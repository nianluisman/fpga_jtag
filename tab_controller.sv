==> flow/design.v <==
  typedef enum reg[3:0] {RESET,			IDEL, 
                         SELECT_DR, 	CAPTURE_DR, 
              			 SHIFT_DR, 		EXTIT1_DR, 
                         PAUSE_DR,		EXIT2_DR, 
                         UPDATE_DR,		SELECT_IR,   
                         CAPTURE_IR,	SHIFT_IR,
                         EXIT1_IR, 		PAUSE_IR,
                         EXIT2_IR, 		UPDATE_IR} states;
module tap_controller
(
  		input logic internal_clk,
		input logic tap_clk_enable,
  		input logic tap_rstn,
  		input logic tap_mode,
  		output logic tap_test_logic_reset,
  		output logic tap_capture_ir,
  		output logic tap_shift_ir,
 		output logic tap_update_ir,
  		output logic tap_capture_dr,
  		output logic tap_shift_dr,
  		output logic tap_update_dr
);
  	states 	tap_cur_state = RESET; 
  	states tap_next_state; 
  always_ff @ (posedge internal_clk or negedge tap_rstn)
begin
  if(tap_rstn == 0)
		tap_cur_state = RESET;
  else if(tap_clk_enable == 1)
		tap_cur_state = tap_next_state;
end
  always_comb
    begin
      case(tap_cur_state)
        RESET: 			tap_next_state = (tap_mode) ? RESET : IDEL;
        IDEL: 			tap_next_state = (tap_mode) ? SELECT_DR : IDEL;
        SELECT_DR: 		tap_next_state = (tap_mode) ? SELECT_IR : CAPTURE_DR;
        CAPTURE_DR: 	tap_next_state = (tap_mode) ? EXTIT1_DR : SHIFT_DR;
        SHIFT_DR: 		tap_next_state = (tap_mode) ? EXTIT1_DR : SHIFT_DR;
        EXTIT1_DR:		tap_next_state = (tap_mode) ? UPDATE_DR : PAUSE_DR;
        PAUSE_DR:		tap_next_state = (tap_mode) ? EXIT2_DR : PAUSE_DR;
        EXIT2_DR:		tap_next_state = (tap_mode) ? UPDATE_DR : SHIFT_DR;
        UPDATE_DR:		tap_next_state = (tap_mode) ? SELECT_DR : IDEL;
        SELECT_IR:		tap_next_state = (tap_mode) ? RESET : CAPTURE_IR;
        CAPTURE_IR:		tap_next_state = (tap_mode) ? EXIT1_IR : SHIFT_IR;
        SHIFT_IR:		tap_next_state = (tap_mode) ? EXIT1_IR : SHIFT_IR;
        EXIT1_IR:		tap_next_state = (tap_mode) ? UPDATE_IR : PAUSE_IR;
        PAUSE_IR:		tap_next_state = (tap_mode) ? EXIT2_IR : PAUSE_IR;
        EXIT2_IR:		tap_next_state = (tap_mode) ? UPDATE_IR : SHIFT_IR;
        UPDATE_IR:		tap_next_state = (tap_mode) ? SELECT_DR : IDEL;
		default: 		tap_next_state = RESET;
	endcase
    end 
    always_comb
        begin
                                tap_test_logic_reset = 1'b0;
                                tap_capture_dr = 1'b0;
                                tap_shift_dr = 1'b0;
                                tap_update_dr = 1'b0;
                                tap_capture_ir = 1'b0;
                                tap_shift_ir = 1'b0;
                                tap_update_ir = 1'b0;
          case(tap_next_state)
            RESET: 				tap_test_logic_reset = 1'b1;
            CAPTURE_DR:       	tap_capture_dr = 	1'b1;
            SHIFT_DR:         	tap_shift_dr = 1'b1;
            UPDATE_DR:        	tap_update_dr = 1'b1;
            CAPTURE_IR:       	tap_capture_ir = 1'b1;
            SHIFT_IR:         	tap_shift_ir = 1'b1;
            UPDATE_IR:        	tap_update_ir = 1'b1;
            default: 			tap_test_logic_reset = 1'b0;
        endcase
    end
endmodule 
* Tool chain data of tap_controller
What the tools print for tap_controller, step after step.
Line numbers count from 1 in the design file above.
A cell with -- has no value.
- Design top :: tap_controller
- Clock :: internal_clk
- Cell library :: sky130hd
- Timing corner :: tt_025C_1v80

* Word-level counts
Counts by Yosys on the flattened word-level netlist (proc, flatten, opt, wreduce; memories kept). Register bits leave out memories and registers merged into their read ports (data or address). Print and check cells are left out.
- Output and inout bits :: 7
- Register bits after elaboration :: 4
- Cells after elaboration :: 47
- Input port bits :: 4
- Equal/unequal tests :: 21
- Mux-type cells :: 20
- Reduce/logical cells :: 5
** Operator list (number)
- == test 4 bit (second input constant) :: 12
- parallel mux 4 bit (select 12 bit) :: 1
- == test 4 x 3 -> 1 bit (second input constant) :: 5
- 2-to-1 mux 4 bit :: 4
- == test 4 x 2 -> 1 bit (second input constant) :: 3
- 2-to-1 mux 1 bit :: 10
- logical NOT 4 bit :: 2
- 2-to-1 mux 3 bit :: 2
- 2-to-1 mux 2 bit :: 3
- OR reduction 2 bit :: 2
- == test 4 x 1 -> 1 bit (second input constant) :: 1
- OR reduction 3 bit :: 1

* Longest topological paths
Yosys ltp: most cells in a row. Word level: on the elaborated netlist, between registers, memories and ports. Mapped: between sequential cells and ports; inverters and the memories' decode and read muxes count.
- Word-level depth :: 5
- ABC_AREA :: 0
- Mapped depth :: 5
- Gate-level depth less buffers :: 4

* Synthesis result
The flow's flattened synthesis, as Yosys stat reports it; memories are mapped. The netlist is that of the ABC_AREA named above (0 if unset); the other value can give another one.
** Cells by type
- sky130_fd_sc_hd__dfrtp_1 :: number 4, total area 100.096 um2
- sky130_fd_sc_hd__a21oi_1 :: number 6, total area 30.029 um2
- sky130_fd_sc_hd__a211oi_1 :: number 3, total area 22.522 um2
- sky130_fd_sc_hd__buf_4 :: number 3, total area 22.522 um2
- sky130_fd_sc_hd__nor3_1 :: number 4, total area 20.019 um2
- sky130_fd_sc_hd__nand2b_1 :: number 3, total area 18.768 um2
- sky130_fd_sc_hd__nand3_1 :: number 3, total area 15.014 um2
- sky130_fd_sc_hd__o2111ai_2 :: number 1, total area 15.014 um2
- sky130_fd_sc_hd__o21ai_1 :: number 3, total area 15.014 um2
- sky130_fd_sc_hd__and3_1 :: number 2, total area 12.512 um2
- sky130_fd_sc_hd__buf_6 :: number 1, total area 11.261 um2
- sky130_fd_sc_hd__nand2_1 :: number 3, total area 11.261 um2
- sky130_fd_sc_hd__buf_2 :: number 2, total area 10.01 um2
- sky130_fd_sc_hd__and4_1 :: number 1, total area 8.758 um2
- sky130_fd_sc_hd__nor4b_1 :: number 1, total area 8.758 um2
- sky130_fd_sc_hd__o311ai_1 :: number 1, total area 8.758 um2
- sky130_fd_sc_hd__a21boi_1 :: number 1, total area 7.507 um2
- sky130_fd_sc_hd__nor2_1 :: number 2, total area 7.507 um2
Other cell types: 11; their cells: 11.
- Area of sequential cells :: 0.0001001 mm2
- Flip-flops :: 4
- Buffers :: 6
- Standard cells after synthesis :: 55
- Synthesis area :: 0.0004116 mm2

* Timing after synthesis
Path of least setup slack by OpenSTA after synthesis, without wires, with an ideal clock, recovery checks aside; 20% of the period is set as input and as output delay. Where synthesis merged equal registers, the netlist keeps one of their names.
- Path type :: register to output
- Start point :: reg tap_cur_state[2]
- End point :: out tap_capture_dr
- Required time :: 1136 ps
- Driving pins on the path :: 3
- Path buffers :: 1
- Period :: 1420 ps
- External output delay :: 284 ps
- Arrival time :: 1072 ps
- Path slack :: 64 ps
- Launch time at the first pin :: 0 ps
- Path delay :: 1072 ps
- Synthesis period reached :: 1356 ps
"path delay" = arrival - input delay + setup time.
A path that ends at an output port has no setup time.
"driving pins on the path": output pins that drive a net of the path, with the launching flip-flop's if there is one; two outputs of one cell count as two.
"synthesis period reached" = period - worst setup slack (recovery checks aside). The figure is calculated, with input and output delays left at 20% of the set period.
The rows between start and end are the longest chain of elaborated cells between them; the timing report does not say that the signal goes this way. Where chains are equally long, one stands for them.
Each line given opens the expression or statement behind the cell; cells for indexed reads and writes are added by Yosys, which also makes memories of some case tables.
- Cells stage by stage :: sky130_fd_sc_hd__dfrtp_1 -> sky130_fd_sc_hd__buf_4 -> sky130_fd_sc_hd__nor4b_1
- Cells in the longest elaborated chain :: 5
- Elaborated cells on any way between the ends :: 22
- Source lines of those cells :: 2
- Classes of those cells :: eq/ne: 16; mux: 2; reduce/logical: 4
** Ends and longest elaborated chain, after synthesis
- start: declaration :: RTL line 23 : states tap_cur_state = RESET;
- start: assignment :: RTL line 28 : tap_cur_state = RESET;
- start: assignment :: RTL line 30 : tap_cur_state = tap_next_state;
- == test 4 bit :: RTL line 34 : case(tap_cur_state)
- OR reduction 3 bit
- parallel mux 4 bit (select 12 bit) :: RTL line 34
- == test 4 x 2 -> 1 bit :: RTL line 63 : case(tap_next_state)
- 2-to-1 mux 1 bit :: RTL line 63
- end: declaration :: RTL line 19 : output logic tap_capture_dr,

* Timing after layout
Path of least setup slack in the final report of flow run A (OpenROAD, finished layout, wires in). Where an end is a register, its clock arrival counts in the times.
The path's times are printed in steps of 10 ps; the period is the one set.
- Path type :: register to output
- Start point :: reg tap_cur_state[1]
- End point :: out tap_shift_dr
- Path buffers :: 1
- Required time :: 1030 ps
- Path slack :: -220 ps
- Driving pins on the path :: 6
- Launch time at the first pin :: 230 ps
- Period :: 1290 ps
- Arrival time :: 1250 ps
- External output delay :: 260 ps
The rows between start and end are the longest chain of elaborated cells between them; the timing report does not say that the signal goes this way. Where chains are equally long, one stands for them.
- Cells stage by stage :: sky130_fd_sc_hd__dfrtp_2 -> sky130_fd_sc_hd__inv_4 -> sky130_fd_sc_hd__and3_1 -> sky130_fd_sc_hd__a21oi_2 -> sky130_fd_sc_hd__nor3_2 -> sky130_fd_sc_hd__buf_2
- Cells in the longest elaborated chain :: 5
- Elaborated cells on any way between the ends :: 22
- Source lines of those cells :: 2
- Classes of those cells :: eq/ne: 16; mux: 2; reduce/logical: 4
** Ends and longest elaborated chain, post-layout
- start: declaration :: RTL line 23 : states tap_cur_state = RESET;
- start: assignment :: RTL line 28 : tap_cur_state = RESET;
- start: assignment :: RTL line 30 : tap_cur_state = tap_next_state;
- == test 4 bit :: RTL line 34 : case(tap_cur_state)
- OR reduction 3 bit
- parallel mux 4 bit (select 12 bit) :: RTL line 34
- == test 4 x 3 -> 1 bit :: RTL line 63 : case(tap_next_state)
- 2-to-1 mux 1 bit :: RTL line 63
- end: declaration :: RTL line 20 : output logic tap_shift_dr,

==> runs of tap_controller <==
Design tap_controller on sky130hd. What follows are 2 stored runs of the flow, each under its own settings; their order means nothing. The constraints put input and output delay at 20% of the set period each and load the outputs with 0.01 pF.
By "achieved clock period" is meant the clock period of the run minus its worst setup slack. This is arithmetic on one report: input and output delays are still those of the set period (20% each).
"time on the worst setup path" means the part of the period allowed to the worst setup path (the constraints hold back 20% at inputs and 20% at outputs) less its slack; where the path has registers, the arrival times of their clocks count too.
"total power after layout" is the tool's figure for a default switching activity; nothing was simulated.
"time on the worst setup path" is known to 10 ps.

** Flow run A
- Settings :: period_ns=1.29; CORE_UTILIZATION=23; SETUP_SLACK_MARGIN=0.12; CORE_ASPECT_RATIO=0.79; CORE_MARGIN=5; TNS_END_PERCENT=55; CTS_CLUSTER_SIZE=74; SLEW_MARGIN=0; MIN_ROUTING_LAYER=met2; CAP_MARGIN=20
- Final setup TNS :: -1242 ps
- Total power after layout :: 1.866 mW
- Time on the worst setup path :: 1250 ps
- Critical path kind :: register to output
- Worst setup slack after layout :: -217 ps
- Chip area in the Yosys report :: 0.0004116 mm2
- Achieved clock period :: 1507 ps
- Die outline area :: 0.0027415 mm2
- Standard-cell area of the final layout :: 0.000812 mm2

** Flow run B
- Settings :: period_ns=1.67; CORE_UTILIZATION=34; PLACE_DENSITY_LB_ADDON=0.2; CORE_MARGIN=7; GPL_TIMING_DRIVEN=0; CTS_CLUSTER_SIZE=42; CTS_CLUSTER_DIAMETER=202; MIN_ROUTING_LAYER=met1; MAX_ROUTING_LAYER=met5; CAP_MARGIN=20; SLEW_MARGIN=20
- Final setup TNS :: 0 ps
- Total power after layout :: 1.174 mW
- Time on the worst setup path :: 1310 ps
- Critical path kind :: register to output
- Worst setup slack after layout :: 26 ps
- Chip area in the Yosys report :: 0.0004116 mm2
- Achieved clock period :: 1644 ps
- Die outline area :: 0.0023809 mm2
- Standard-cell area of the final layout :: 0.0006481 mm2
