==> flow/design.v <==
`timescale 1 ns / 1 ns
module data_registers(
  	  input logic 	internal_clk,
  	  input logic   reg_tck_enable, 
      input logic   reg_trstn,
  	  input logic	reg_test_logic_reset,
      input logic 	reg_digital_input,
  	  output logic 	reg_digital_output,
      input reg 	reg_capture_dr,
      input reg 	reg_shift_dr,
      input reg 	reg_update_dr,
      output reg 	reg_capture_bsc,
      output reg 	reg_shift_bsc,
      output reg	reg_update_bsc,
      input reg 	reg_capture_ir,
      input reg 	reg_shift_ir,
      input reg 	reg_update_ir,
   	  input logic	reg_mode,
  	  output logic  reg_mode_bsc,
  	  output reg 	reg_scan_to_bsc,
  	  input reg 	reg_scan_from_bsc
);
  typedef enum logic[3:0] { 			SAMPLE = 	4'h8, 
                                		BYPASS = 	4'hf,
                               		IDCODE =  	4'h0,
                                		EXTEST = 	4'h3} 
      	data_opcode_dr;
   logic 			reg_bypassed_tdo = 0;  
  	logic [4-1:0]  	reg_jtag_shift_ir = 4'b0;          	 
  	logic [4-1:0] 		reg_jtag_hold_ir = 4'b0;				 
   logic 				reg_idcode_tdo = 0;
  	logic [31:0] 		reg_idcode_ir = 32'd0; 
	logic  				reg_instruction_tdo = 0;
    always_ff @ (posedge internal_clk or negedge reg_trstn)
        begin
          if(!reg_trstn)
            reg_jtag_shift_ir[4-1:0] <= 1;
          else if(reg_tck_enable == 1) begin
            if (reg_test_logic_reset == 1)
              reg_jtag_shift_ir[4-1:0] <=  1;
            else if(reg_capture_ir)
              reg_jtag_shift_ir <=  4'b0101;
            else if(reg_shift_ir)
              reg_jtag_shift_ir[4-1:0] <=  {reg_digital_input, reg_jtag_shift_ir[4-1:1]};
          end        
         end
        always_comb begin
				reg_instruction_tdo <= reg_jtag_shift_ir[0];
		  end  
    always_ff @ (posedge internal_clk or negedge reg_trstn)
        begin
          if(!reg_trstn)
            reg_jtag_hold_ir <= 1;    
          else if(reg_tck_enable == 1) begin
            if (reg_test_logic_reset)
              reg_jtag_hold_ir <= 1;    
            else if(reg_update_ir)
              reg_jtag_hold_ir <= reg_jtag_shift_ir;
          end
         end
    always_ff @ (posedge internal_clk or negedge reg_trstn) 
      begin
          if(!reg_trstn)
            reg_idcode_ir <= 32'b0;    
        else if(reg_tck_enable == 1) begin
            if (reg_test_logic_reset)
              reg_idcode_ir <= 32'b0;    
            else if(reg_jtag_hold_ir == IDCODE  & reg_capture_dr)
              reg_idcode_ir <= 32'h149511c3;
            else if(reg_jtag_hold_ir == IDCODE & reg_shift_dr)
              reg_idcode_ir <= {reg_digital_input, reg_idcode_ir[31:1]};
        end
       end
      always_comb begin
				reg_idcode_tdo <= reg_idcode_ir[0];
		end
    always_ff @ (posedge internal_clk or negedge reg_trstn)
        begin
          if (!reg_trstn)
             reg_bypassed_tdo <= 1'b0;
          else if(reg_tck_enable == 1) begin
              if (reg_test_logic_reset == 1)
                 reg_bypassed_tdo <=  1'b0;
              else if (reg_jtag_hold_ir == BYPASS & reg_capture_dr)
                reg_bypassed_tdo	<= 1'b0;
              else if(reg_jtag_hold_ir == BYPASS & reg_shift_dr)
                reg_bypassed_tdo	<= reg_digital_input;
        	end
        end
     	always_comb
      begin
        if(reg_jtag_hold_ir == EXTEST)
          	reg_mode_bsc = 1;
			else 
				reg_mode_bsc = 0;  
        if(reg_jtag_hold_ir == SAMPLE || reg_jtag_hold_ir == EXTEST )begin 
          	reg_scan_to_bsc = reg_digital_input;        
           	reg_capture_bsc = reg_capture_dr;
          	reg_shift_bsc = reg_shift_dr;
            reg_update_bsc = reg_update_dr; 
          end else begin
            reg_shift_bsc = 1'b0;
            reg_capture_bsc = 1'b0;
            reg_update_bsc = 1'b0; 
            reg_scan_to_bsc = 1'b0;
            reg_mode_bsc = 1'b0;
          end 
      end 
     always_comb
        begin
          if(reg_shift_ir)
                reg_digital_output = reg_instruction_tdo;
          else begin 
          case(reg_jtag_hold_ir)
            	SAMPLE:  reg_digital_output <= reg_scan_from_bsc;
               BYPASS: reg_digital_output <= reg_bypassed_tdo;       
            	EXTEST: reg_digital_output <= reg_scan_from_bsc;
            	IDCODE: reg_digital_output <= reg_idcode_tdo;
            default:   	reg_digital_output <= 1'b0;
            endcase
          end 
        end 
endmodule 
# Step by step through the tools: data_registers
# The steps from the RTL of data_registers to its reports follow in flow order.
# Line numbers count from 1 in the design file above.
# Cell names lack the library's common part.
# A cell with -- has no value.
# setup
design	data_registers
clock	internal_clk
lib	sky130hd
corner	tt_025C_1v80

# After elaboration
# Yosys after proc, flatten, opt, wreduce and memory -nomap, before mapping. Memory bits, and registers merged into a memory's read port (data or address), are not among the register bits. Print and check cells are not counted. Equal cells are merged and count once.
# word_totals
reg_bits	41
out_inout_bits	6
wordCells	41
# op_classes
n_eq	3
mux	19
n_logic	4
n_reduce_logical	11
# ops
operator	n
2-to-1 mux 32 bit	3
2-to-1 mux 4 bit	5
2-to-1 mux 1 bit	10
nonzero test 3 bit	3
AND reduction 2 bit	4
equality test 4 bit with constant B	2
AND 1 bit	4
equality test 4 x 2 -> 1 bit with constant B	1
zero test 4 bit	1
case mux 1 bit (select 3 bit)	1
nonzero test 2 bit	1
OR reduction 2 bit	1
logical OR 1 bit	1

# Longest topological paths
# Longest topological path by Yosys (ltp), each cell counted once; first at word level (registers and memories cut), then after technology mapping (sequential cells cut; the memories' decode and read muxes count).
# logic_depth
depth_word	5
ABC_AREA	0
depth_mapped	5
ltp_nobuf	3

# Synthesis result
# Source: synth_stat.txt of the flow (Yosys; design flattened, memories mapped). It holds for the ABC_AREA given above (unset counts as 0); a run with the other value may have another netlist.
# The area totals of this step are shown rounded.
# synth_totals
cells	139
synth_area_um2	1750
flip_flops	41
# types
type	n	type_area_um2
dfrtp_1	39	975.936
a22o_1	22	192.685
o221a_1	6	67.565
o221a_2	6	67.565
dfstp_2	2	52.55
o2bb2ai_1	3	26.275
and2_1	4	25.024
o21ai_0	5	25.024
buf_6	2	22.522
a21oi_1	4	20.019
clkbuf_1	5	18.768
nand2_1	5	18.768
a2bb2oi_1	2	17.517
and4_1	2	17.517
o22a_1	2	17.517
buf_2	3	15.014
inv_1	4	15.014
nor2_1	4	15.014
# Other cell types: 17; their cells: 19.

# Timing after synthesis
# Path of least setup slack by OpenSTA after synthesis, without wires, with an ideal clock, recovery checks aside; 20% of the period is set as input and as output delay. Where synthesis merged equal registers, the netlist keeps one of their names.
# synth_timing
path_type	register to output
start	register reg_jtag_hold_ir[0]
end	output port reg_digital_output
tclk_ns	2.19
output_delay_ns	0.438
t_arrival_ns	1.453
required_ns	1.752
setup_slack_ns	0.299
delay_ns	1.453
path_stages	4
synth_period_reached_ns	1.891
# "delay_ns" = arrival - input delay + setup time.
# At an output port there is no setup time.
# "path_stages" counts driving pins, that of a launching flip-flop among them; a cell with two outputs on the path counts twice.
# "synth_period_reached_ns" = period - worst setup slack (recovery checks aside). The figure is calculated, with input and output delays left at 20% of the set period.
# Between the ends stands the longest chain of elaborated cells between them, by number of cells; it is not shown to be the way that was timed. Of several equally long chains one is given.
# A line is the first line of the expression or statement that the cell stems from. Yosys adds cells for indexed reads and writes and turns some case tables into memories.
# At most two assigning lines are given for a register; there are more.
# synth_via
cell_sequence	dfstp_2 > nor4bb_1 > o21ai_0 > a21oi_1
elab_chain_len	4
cone_cells	7
# synth_rtl
item	line	source
start: declaration	30	logic [4-1:0] reg_jtag_hold_ir = 4'b0;
start: assignment	53	reg_jtag_hold_ir <= 1;
start: assignment	58	reg_jtag_hold_ir <= reg_jtag_shift_ir;
equality test 4 x 2 -> 1 bit	114	case(reg_jtag_hold_ir)
OR reduction 2 bit	--
case mux 1 bit (select 3 bit)	114
2-to-1 mux 1 bit	111	if(reg_shift_ir)
end: declaration	8	output logic reg_digital_output,

# Timing after layout
# Path of least setup slack in the final report of record 1 (OpenROAD, finished layout, wires in). Where an end is a register, its clock arrival counts in the times.
# layout_timing
path_type	register to output
start	register reg_jtag_hold_ir[0]
end	output port reg_digital_output
tclk_ns	1.92
output_delay_ns	0.38
t_arrival_ns	1.76
required_ns	1.54
setup_slack_ns	-0.22
path_stages	6
# Between the ends stands the longest chain of elaborated cells between them, by number of cells; it is not shown to be the way that was timed. Of several equally long chains one is given.
# At most two assigning lines are given for a register; there are more.
# layout_via
cell_sequence	dfstp_2 > nor4bb_4 > buf_4 > o21ai_2 > a21oi_1 > buf_2
elab_chain_len	4
cone_cells	7
# layout_rtl
item	line	source
start: declaration	30	logic [4-1:0] reg_jtag_hold_ir = 4'b0;
start: assignment	53	reg_jtag_hold_ir <= 1;
start: assignment	58	reg_jtag_hold_ir <= reg_jtag_shift_ir;
equality test 4 x 2 -> 1 bit	114	case(reg_jtag_hold_ir)
OR reduction 2 bit	--
case mux 1 bit (select 3 bit)	114
2-to-1 mux 1 bit	111	if(reg_shift_ir)
end: declaration	8	output logic reg_digital_output,

# Top module data_registers; platform sky130hd; tools Yosys and OpenROAD; 2 stored runs in no particular order. Input and output delays are each 20% of the period that was set; the output load is 0.01 pF.
# "achieved_period_ns" is the run's clock period less its worst setup slack. It is reckoned from that one timing run; input and output delays stay at 20% of the period that was set.
# "design_power_mw" rests on the timing tool's default activity at the inputs, not on a simulated workload.
# Results are given in rounded form.
# A setting shown as - is not set for that run.
# A result given as - is not shown for that run.
name,record 1,record 2
period_ns,1.92,2.99
CORE_UTILIZATION,59,56
SETUP_SLACK_MARGIN,0.26,-
PLACE_DENSITY_LB_ADDON,0.24,-
HOLD_SLACK_MARGIN,0.28,-
CELL_PAD_IN_SITES_GLOBAL_PLACEMENT,0,0
CELL_PAD_IN_SITES_DETAIL_PLACEMENT,0,2
CTS_CLUSTER_SIZE,15,-
SLEW_MARGIN,20,30
CAP_MARGIN,20,20
CORE_MARGIN,2,6
PLACE_DENSITY,-,0.52
GPL_ROUTABILITY_DRIVEN,-,0
achieved_period_ns,2.143,-
final_die_area_um2,3420,-
ws_hold_ns,0.506,-
synthesis_area_um2,1750,-
setup_ws_ns,-0.223,-
final_cell_area_um2,2290,-
design_power_mw,1.78,-
tns_setup_ns,-1.94,-
post_route_util_frac,0.825,-
# Record 2: not finished: placement ended with error DPL-0033
